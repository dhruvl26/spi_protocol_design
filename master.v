==> flow/design.v <==
module master (
    input  wire SPI_CLK,
    input  wire reset,
    output reg  SPI_CSB,
    output reg  SPI_SDI
);
    reg [59:0] shift_reg;
    reg [5:0]  bit_count;
    reg [2:0]  rom_addr;
    wire [59:0] rom_data;
    spi_rom rom_inst (.addr(rom_addr), .data(rom_data));
    localparam IDLE = 2'd0,
               LOAD = 2'd1,
               SHIFT = 2'd2;
    reg [1:0] state;
    always @(negedge SPI_CLK or posedge reset) begin
        if (reset) begin
            state     <= IDLE;
            SPI_CSB   <= 1'b1;
            SPI_SDI   <= 1'b0;
            bit_count <= 6'd0;
            rom_addr  <= 3'd0;
            shift_reg <= 60'd0;
        end else begin
            case (state)
            IDLE: begin
                SPI_CSB <= 1'b1;
                state   <= LOAD;
            end
            LOAD: begin
                shift_reg <= rom_data;
                bit_count <= 6'd59;
                SPI_CSB   <= 1'b0;
                SPI_SDI   <= rom_data[59]; 
                state     <= SHIFT;
            end
            SHIFT: begin
                if (bit_count != 0) begin
                    bit_count <= bit_count - 1'b1;
                    SPI_SDI   <= shift_reg[bit_count - 1'b1];
                end else begin
                    SPI_CSB  <= 1'b1;      
                    rom_addr <= rom_addr + 1'b1;
                    state    <= IDLE;
                end
            end
            default: state <= IDLE;
            endcase
        end
    end
endmodule
module spi_rom (
    input  wire [2:0] addr,
    output reg  [59:0] data
);
always @(*) begin
    case (addr)
        3'd0: data = 60'hAA5_123456789ABC;
        3'd1: data = 60'h123_000000000001;
        3'd2: data = 60'h456_000000000002;
        3'd3: data = 60'h789_000000000003;
        3'd4: data = 60'hABC_000000000004;
        3'd5: data = 60'hDEF_000000000005;
        3'd6: data = 60'h111_222233334444;
        3'd7: data = 60'hFFF_FFFFFFFFFFFF;
        default: data = 60'd0;
    endcase
end
endmodule
# From RTL to reports: master

Tool output for the design above, in the order of the flow.
Lines are those of the file above, counted from 1.
Cell names lack the library's common part.
Not given: n/a

Top: master
Clock input: SPI_CLK
Cell library: sky130hd
Library corner: tt_025C_1v80

# Elaborated design

Source: Yosys, flattened and elaborated, memories not mapped. Widths are those after wreduce. Registers that Yosys merges into a memory's read port (data or address) are not register bits. Print and check cells do not count. Equal cells are merged and count once.
Memory sizes are those after Yosys's memory passes, which may raise the word count (mostly to a power of two), join words into wider ones and drop unused or constant bits.

Flip-flop bits (word level): 73
Memory bits (read-only): 480
Memory cells: 1
Bits of input ports: 2
Output and inout port bits: 2
Elaborated cells: 30

Add/subtract/negate cells: 2
Equality and inequality tests: 4
Shift operators: 1
Multiplexer cells: 8
Bitwise logic cells: 1
Reductions and logical operators: 7

Memory list:

| name             | words | bits a word | rd ports | write ports | line | RTL |
| (name not given) | 8     | 60          | 1        | 0           | 57   | `case (addr)` |

Operators by type and width:

| kind                                         | number |
| variable part select 60 x 6 -> 1 bit         | 1 |
| parallel mux 6 bit (select 2 bit)            | 1 |
| AND reduction 2 bit                          | 3 |
| subtractor 6 x 1 -> 6 bit with constant B    | 1 |
| nonzero test 6 bit                           | 1 |
| parallel mux 2 bit (select 3 bit)            | 1 |
| 2-to-1 mux 6 bit                             | 1 |
| inequality test 2 bit with constant B        | 2 |
| adder 3 x 1 -> 3 bit with constant B         | 1 |
| nonzero test 3 bit                           | 1 |
| parallel mux 1 bit (select 3 bit)            | 1 |
| equality test 2 x 1 -> 1 bit with constant B | 1 |
| equality test 2 bit with constant B          | 1 |
| logical NOT 2 bit                            | 1 |
| nonzero test 2 bit                           | 1 |
| parallel mux 1 bit (select 2 bit)            | 1 |
| 2-to-1 mux 2 bit                             | 1 |
| 2-to-1 mux 1 bit                             | 2 |
| NOT 1 bit                                    | 1 |

# Longest topological paths

Longest topological path by Yosys (ltp), each cell counted once; first at word level (registers and memories cut), then after technology mapping (sequential cells cut; the memories' decode and read muxes count).

Depth after elaboration: 4
ABC_AREA: 0
Gate-level depth with buffers: 12
Depth with buffers taken out: 8

# Mapped cells and area

The flow's flattened synthesis, as Yosys stat reports it; memories are mapped. The netlist is that of the ABC_AREA named above (0 if unset); the other value can give another one.
The area totals of this step are shown rounded.

Standard cells after synthesis: 211
Cell area after synthesis: 0.00204 mm^2
Sequential part of the area: 0.000828 mm^2
Flip-flops: 33
Buffer cells: 12

Cells by type:

| type      | number | total area (um^2) |
| dfrtn_1   | 31     | 775.744 |
| ha_1      | 9      | 112.608 |
| a21oi_1   | 17     | 85.082 |
| nand2_1   | 19     | 71.318 |
| nor2_1    | 19     | 71.318 |
| o21ai_0   | 12     | 60.058 |
| dfstp_2   | 2      | 52.55 |
| mux4_1    | 2      | 52.55 |
| inv_1     | 13     | 48.797 |
| mux4_2    | 2      | 45.043 |
| nand2b_1  | 7      | 43.792 |
| a31oi_1   | 6      | 37.536 |
| xor2_2    | 2      | 32.531 |
| mux2i_1   | 3      | 30.029 |
| a2111oi_4 | 1      | 27.526 |
| xnor2_4   | 1      | 27.526 |
| clkbuf_1  | 7      | 26.275 |
| o22a_1    | 3      | 26.275 |

Not listed: further types 29, cells in them 55.
By module: a second synthesis without flattening, with its own total; a netlist apart from the flattened one above.

Cell total of the unflattened synthesis: 329
Area (unflattened synthesis): 0.00407 mm^2

Rows give one instance, submodules left out.

By module:

| module  | instances | cells | area (mm^2) | seq. area (mm^2) |
| master  | 1         | 251   | 0.00351     | 0.00185 |
| spi_rom | 1         | 78    | 0.000558    | 0 |

Subject: flow runs of master

Hi,

Measured results for master: 2 stored runs of the Yosys and OpenROAD flow on sky130hd. The settings differ; the order carries no meaning. The constraints put input and output delay at 20% of the set period each and load the outputs with 0.01 pF.
By "power" is meant OpenSTA's value without simulated activity: inputs other than the clock are taken to toggle once in ten clock periods, and the tool carries that through the logic.
Values from the reports are rounded here.
Among the settings, -- means not set for that run.

| name                                                     | record 1 | record 2 |
| period_ns                                                | 4.27     | 1.84     |
| CORE_UTILIZATION                                         | 38       | 40       |
| PLACE_DENSITY_LB_ADDON                                   | 0.14     | --       |
| CORE_ASPECT_RATIO                                        | 0.79     | --       |
| CELL_PAD_IN_SITES_GLOBAL_PLACEMENT                       | 2        | --       |
| TNS_END_PERCENT                                          | 15       | --       |
| GPL_ROUTABILITY_DRIVEN                                   | 1        | --       |
| CTS_CLUSTER_SIZE                                         | 39       | --       |
| CAP_MARGIN                                               | 5        | 20       |
| MIN_ROUTING_LAYER                                        | met2     | --       |
| CORE_MARGIN                                              | 2        | 2        |
| SLEW_MARGIN                                              | 20       | 20       |
| mapped cell area after synthesis (mm^2)                  | 0.00204  | 0.00204  |
| die size (mm^2)                                          | 0.00598  | 0.00569  |
| setup slack of the worst path (ps)                       | 165      | -405     |
| power (uW)                                               | 572      | 1380     |
| worst hold slack after layout (ps)                       | 444      | 435      |
| summed negative setup slack (ps)                         | 0        | -956     |
| utilization after routing (%)                            | 43.2     | 50.4     |
| area of the standard cells in the finished layout (mm^2) | 0.00221  | 0.00252  |

Regards
